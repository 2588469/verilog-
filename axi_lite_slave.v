==> flow/design.v <==
`timescale 1ns/100ps
module axi_lite_slave #(
	parameter	BASE_ADDR	= 32'h0000_0000						,
	parameter	MEM_SIZE	= 32'h0002_0000						
	) (
	input								rst_n				,
	input								clk					,
	input								s_axi_awvalid		,
	input			[31:0]				s_axi_awaddr		,
	output								s_axi_awready		,
	input								s_axi_wvalid		,
	input			[31:0]				s_axi_wdata			,
	input			[3:0]				s_axi_wstrb			,
	output								s_axi_wready		,
	output								s_axi_bvalid		,
	output			[1:0]				s_axi_bresp			,
	input								s_axi_bready		,
	input								s_axi_arvalid		,
	input			[31:0]				s_axi_araddr		,
	output								s_axi_arready		,
	output								s_axi_rvalid		,
	output			[1:0]				s_axi_rresp			,
	output			[31:0]				s_axi_rdata			,
	input								s_axi_rready		,
	(* X_INTERFACE_INFO = "xilinx.com:interface:bram:1.0 bram_port CLK" *)
	output								bram_clk			,
	(* X_INTERFACE_INFO = "xilinx.com:interface:bram:1.0 bram_port RST" *)
	output								bram_rst			,
	(* X_INTERFACE_INFO = "xilinx.com:interface:bram:1.0 bram_port WE" *)
	output			[3:0]				bram_we				,
	(* X_INTERFACE_INFO = "xilinx.com:interface:bram:1.0 bram_port ADDR" *)
	output			[31:0]				bram_addr			,
	(* X_INTERFACE_INFO = "xilinx.com:interface:bram:1.0 bram_port DOUT" *)
	output			[31:0]				bram_dout			,
	(* X_INTERFACE_INFO = "xilinx.com:interface:bram:1.0 bram_port DIN" *)
	input			[31:0]				bram_din			,
	(* X_INTERFACE_INFO = "xilinx.com:interface:bram:1.0 bram_port EN" *)
	output								bram_en				
	);
	localparam		BUS_IDLE_STATE			= 4'd0			;
	localparam		WRITE_DATA_STATE		= 4'd1			;
	localparam		WRITE_RESP_STATE		= 4'd2			;
	localparam		READ_DATA_STATE			= 4'd3			;
	reg				[3:0]				state_r				;
	always @(posedge clk or negedge rst_n)
		begin
			if(!rst_n)
				begin
					state_r <= BUS_IDLE_STATE;
				end
			else
				begin
					case(state_r)
						BUS_IDLE_STATE:
							begin 
								if( s_axi_awvalid &s_axi_arvalid & s_axi_awvalid & s_axi_awready )
									begin
										state_r <= WRITE_DATA_STATE;
									end
								else if( s_axi_awvalid & s_axi_awready)
									begin
										state_r <= WRITE_DATA_STATE;
									end
								else if( s_axi_arvalid & s_axi_arready)
									begin
										state_r <= READ_DATA_STATE;
									end
								else
									begin
										state_r <= BUS_IDLE_STATE;
									end
							end
						WRITE_DATA_STATE:
							begin
								if( s_axi_wvalid & s_axi_wready )
									begin
										state_r <= WRITE_RESP_STATE;
									end
								else
									begin
										state_r <= WRITE_DATA_STATE;
									end
							end
						WRITE_RESP_STATE:
							begin
								if( s_axi_bvalid & s_axi_bready )
									begin
										state_r <= BUS_IDLE_STATE;
									end
								else
									begin
										state_r <= WRITE_RESP_STATE;
									end
							end
						READ_DATA_STATE:
							begin
								if( s_axi_rvalid & s_axi_rready )
									begin
										state_r <= BUS_IDLE_STATE;
									end
								else
									begin
										state_r <= READ_DATA_STATE;
									end
							end
					endcase
				end
		end
assign s_axi_awready			= ( state_r == BUS_IDLE_STATE )? 1'b1 : 1'b0 ;
reg			[31:0]		addr_lock_r		;
always@(posedge clk or negedge rst_n)
	begin
		if(!rst_n)
			begin
				addr_lock_r	<= 32'h0000_0000;
			end
		else if(s_axi_awready&s_axi_awvalid)
			begin
				addr_lock_r <= s_axi_awaddr - BASE_ADDR ;
			end
		else if(s_axi_arready&s_axi_arvalid)
			begin
				addr_lock_r <= s_axi_araddr - BASE_ADDR ;
			end
	end
assign s_axi_wready			= ( state_r == WRITE_DATA_STATE )?1'b1:1'b0;
assign s_axi_bvalid = ( state_r == WRITE_RESP_STATE )?1'b1:1'b0;
assign s_axi_arready			= ( state_r == BUS_IDLE_STATE )? 1'b1 : 1'b0 ;
assign bram_we = ( state_r==WRITE_DATA_STATE )?s_axi_wstrb:4'h0;
assign s_axi_rresp = 2'b00;
assign s_axi_bresp = 2'b00;
assign bram_addr = addr_lock_r;
assign bram_clk = clk;
assign bram_rst = ~rst_n;
assign bram_dout = (bram_en&(|bram_we))?s_axi_wdata:32'd0;
assign s_axi_rdata = (s_axi_rvalid&s_axi_rready)?bram_din:32'd0;
assign bram_en = ( 
					( s_axi_wready & s_axi_wvalid )|
					( s_axi_arready & s_axi_arvalid )
					)?1'b1:1'b0;
assign s_axi_rvalid = ( state_r==READ_DATA_STATE )?1'b1:1'b0;
endmodule
From RTL to reports: axi_lite_slave
Tool output for the design above, in the order of the flow.
Lines are those of the file above, counted from 1.
Operators: Yosys type, input widths -> output width; for muxes data width and select width s.
A cell with n/a has no value.
- top module: axi_lite_slave
- clock: clk
- cell library: sky130hd
- corner: tt_025C_1v80

Word level
Source: Yosys, flattened and elaborated, memories not mapped. Widths are those after wreduce. Registers that Yosys merges into a memory's read port (data or address) are not register bits. Print and check cells do not count. Equal cells are merged and count once.
- multiplexer cells: 17
- noted reductions and logical operators: 4
- noted bitwise logic cells: 11
- equal/unequal tests: 3
- operators by type and width (cell ; number):
    $mux 32 ; 4
    $pmux 4 s4 ; 1
    $mux 2 ; 6
    $and 1x1->1 ; 9
    $eq 4x2->1 const B ; 2
    $mux 1 ; 5
    $eq 4x1->1 const B ; 1
    $logic_not 4->1 ; 1
    $reduce_bool 4->1 ; 1
    $reduce_or 4->1 ; 1
    $mux 4 ; 1
    $reduce_bool 2->1 ; 1
    $or 1x1->1 ; 1
    $not 1->1 ; 1
- noted cells after elaboration: 37
- output and inout bits: 112
- flip-flop bits (word level) at 36
- noted input port bits: 139

Longest topological paths
Yosys ltp: most cells in a row. Word level: on the elaborated netlist, between registers, memories and ports. Mapped: between sequential cells and ports; inverters and the memories' decode and read muxes count.
- word-level depth at 7
- noted ABC_AREA: 0
- mapped depth at 5
- mapped depth without buffers at 2

Synthesis result
Yosys stat after the flow's synthesis: flattened, memories mapped to cells. It holds for the ABC_AREA given above (unset counts as 0); a run with the other value may have another netlist.
- cell types (cell type ; number):
    sky130_fd_sc_hd__dfrtp_1 ; 35
    sky130_fd_sc_hd__and3_1 ; 62
    sky130_fd_sc_hd__nand4bb_1 ; 30
    sky130_fd_sc_hd__o211a_1 ; 30
    sky130_fd_sc_hd__nand3b_1 ; 31
    sky130_fd_sc_hd__buf_4 ; 13
    sky130_fd_sc_hd__clkbuf_1 ; 13
    sky130_fd_sc_hd__buf_2 ; 8
    sky130_fd_sc_hd__buf_6 ; 3
    sky130_fd_sc_hd__dfstp_2 ; 1
    sky130_fd_sc_hd__o221a_2 ; 2
    sky130_fd_sc_hd__or4bb_1 ; 2
    sky130_fd_sc_hd__and2_1 ; 3
    sky130_fd_sc_hd__and3_2 ; 2
    sky130_fd_sc_hd__inv_1 ; 4
    sky130_fd_sc_hd__o21ai_0 ; 3
    sky130_fd_sc_hd__o41a_1 ; 1
    sky130_fd_sc_hd__a221o_1 ; 1
Other cell types: 7; their cells: 8.
- buffers: 38
- flip-flops at 36
- noted mapped area: 2558.7 sq um
- cell count at 252

Measured data: module axi_lite_slave, platform sky130hd, 2 stored runs of the flow under differing settings, order arbitrary. Input and output delays are each 20% of the period that was set; the output load is 0.01 pF.
"total power after layout" rests on the timing tool's default activity at the inputs, not on a simulated workload.

Entry A

==> flow/run.sh <==
#!/bin/bash
# the make line also repeats the synthesis and layout settings of config.mk as NAME=value (left out here)
make -C /OpenROAD-flow-scripts/flow DESIGN_CONFIG=/design/flow/config.mk WORK_HOME=/design/flow/orfs CLKGATE_MAP_FILE= finish
==> flow/config.mk <==
export PLATFORM = sky130hd
export DESIGN_NAME = axi_lite_slave
export DESIGN_NICKNAME = axi_lite_slave
export VERILOG_FILES = /design/flow/design.v
export SDC_FILE = /design/flow/constraint.sdc
export NUM_CORES = 4
export LEC_CHECK = 0
export ABC_AREA = 0
export CAP_MARGIN = 30
export CELL_PAD_IN_SITES_GLOBAL_PLACEMENT = 2
export CORE_ASPECT_RATIO = 1.9
export CORE_MARGIN = 2
export CORE_UTILIZATION = 23
export CTS_CLUSTER_DIAMETER = 130
export GPL_ROUTABILITY_DRIVEN = 0
export GPL_TIMING_DRIVEN = 0
export PLACE_DENSITY_LB_ADDON = 0.19
export SETUP_SLACK_MARGIN = 0.54
export SLEW_MARGIN = 20
==> flow/constraint.sdc <==
create_clock -name core_clock -period 2.53 [get_ports {clk}]
set_input_delay 0.5060 -clock core_clock [delete_from_list [all_inputs] [get_ports {clk}]]
set_output_delay 0.5060 -clock core_clock [all_outputs]
set_load 0.01 [all_outputs]

Measured in entry A:
- total negative slack on setup checks: 0.000 ns
- noted the standard-cell area after layout: 5824.3 sq um
- total power after layout at 3844 µW
- utilization at 53.2%
- setup slack of the critical path at 0.301 ns
- noted the mapped cell area after synthesis: 2558.7 sq um
- area inside the die boundary at 12028.5 sq um

Entry B

==> flow/run.sh <==
#!/bin/bash
# the make line also repeats the synthesis and layout settings of config.mk as NAME=value (left out here)
make -C /OpenROAD-flow-scripts/flow DESIGN_CONFIG=/design/flow/config.mk WORK_HOME=/design/flow/orfs CLKGATE_MAP_FILE= finish
==> flow/config.mk <==
export PLATFORM = sky130hd
export DESIGN_NAME = axi_lite_slave
export DESIGN_NICKNAME = axi_lite_slave
export VERILOG_FILES = /design/flow/design.v
export SDC_FILE = /design/flow/constraint.sdc
export NUM_CORES = 4
export LEC_CHECK = 0
export CAP_MARGIN = 20
export CELL_PAD_IN_SITES_GLOBAL_PLACEMENT = 2
export CORE_MARGIN = 3
export CORE_UTILIZATION = 56
export CTS_CLUSTER_DIAMETER = 349
export GPL_ROUTABILITY_DRIVEN = 0
export MAX_ROUTING_LAYER = met5
export PLACE_DENSITY_LB_ADDON = 0.0
export SLEW_MARGIN = 40
==> flow/constraint.sdc <==
create_clock -name core_clock -period 1.43 [get_ports {clk}]
set_input_delay 0.2860 -clock core_clock [delete_from_list [all_inputs] [get_ports {clk}]]
set_output_delay 0.2860 -clock core_clock [all_outputs]
set_load 0.01 [all_outputs]

Entry B: no results, placement failed with FLW-0024.
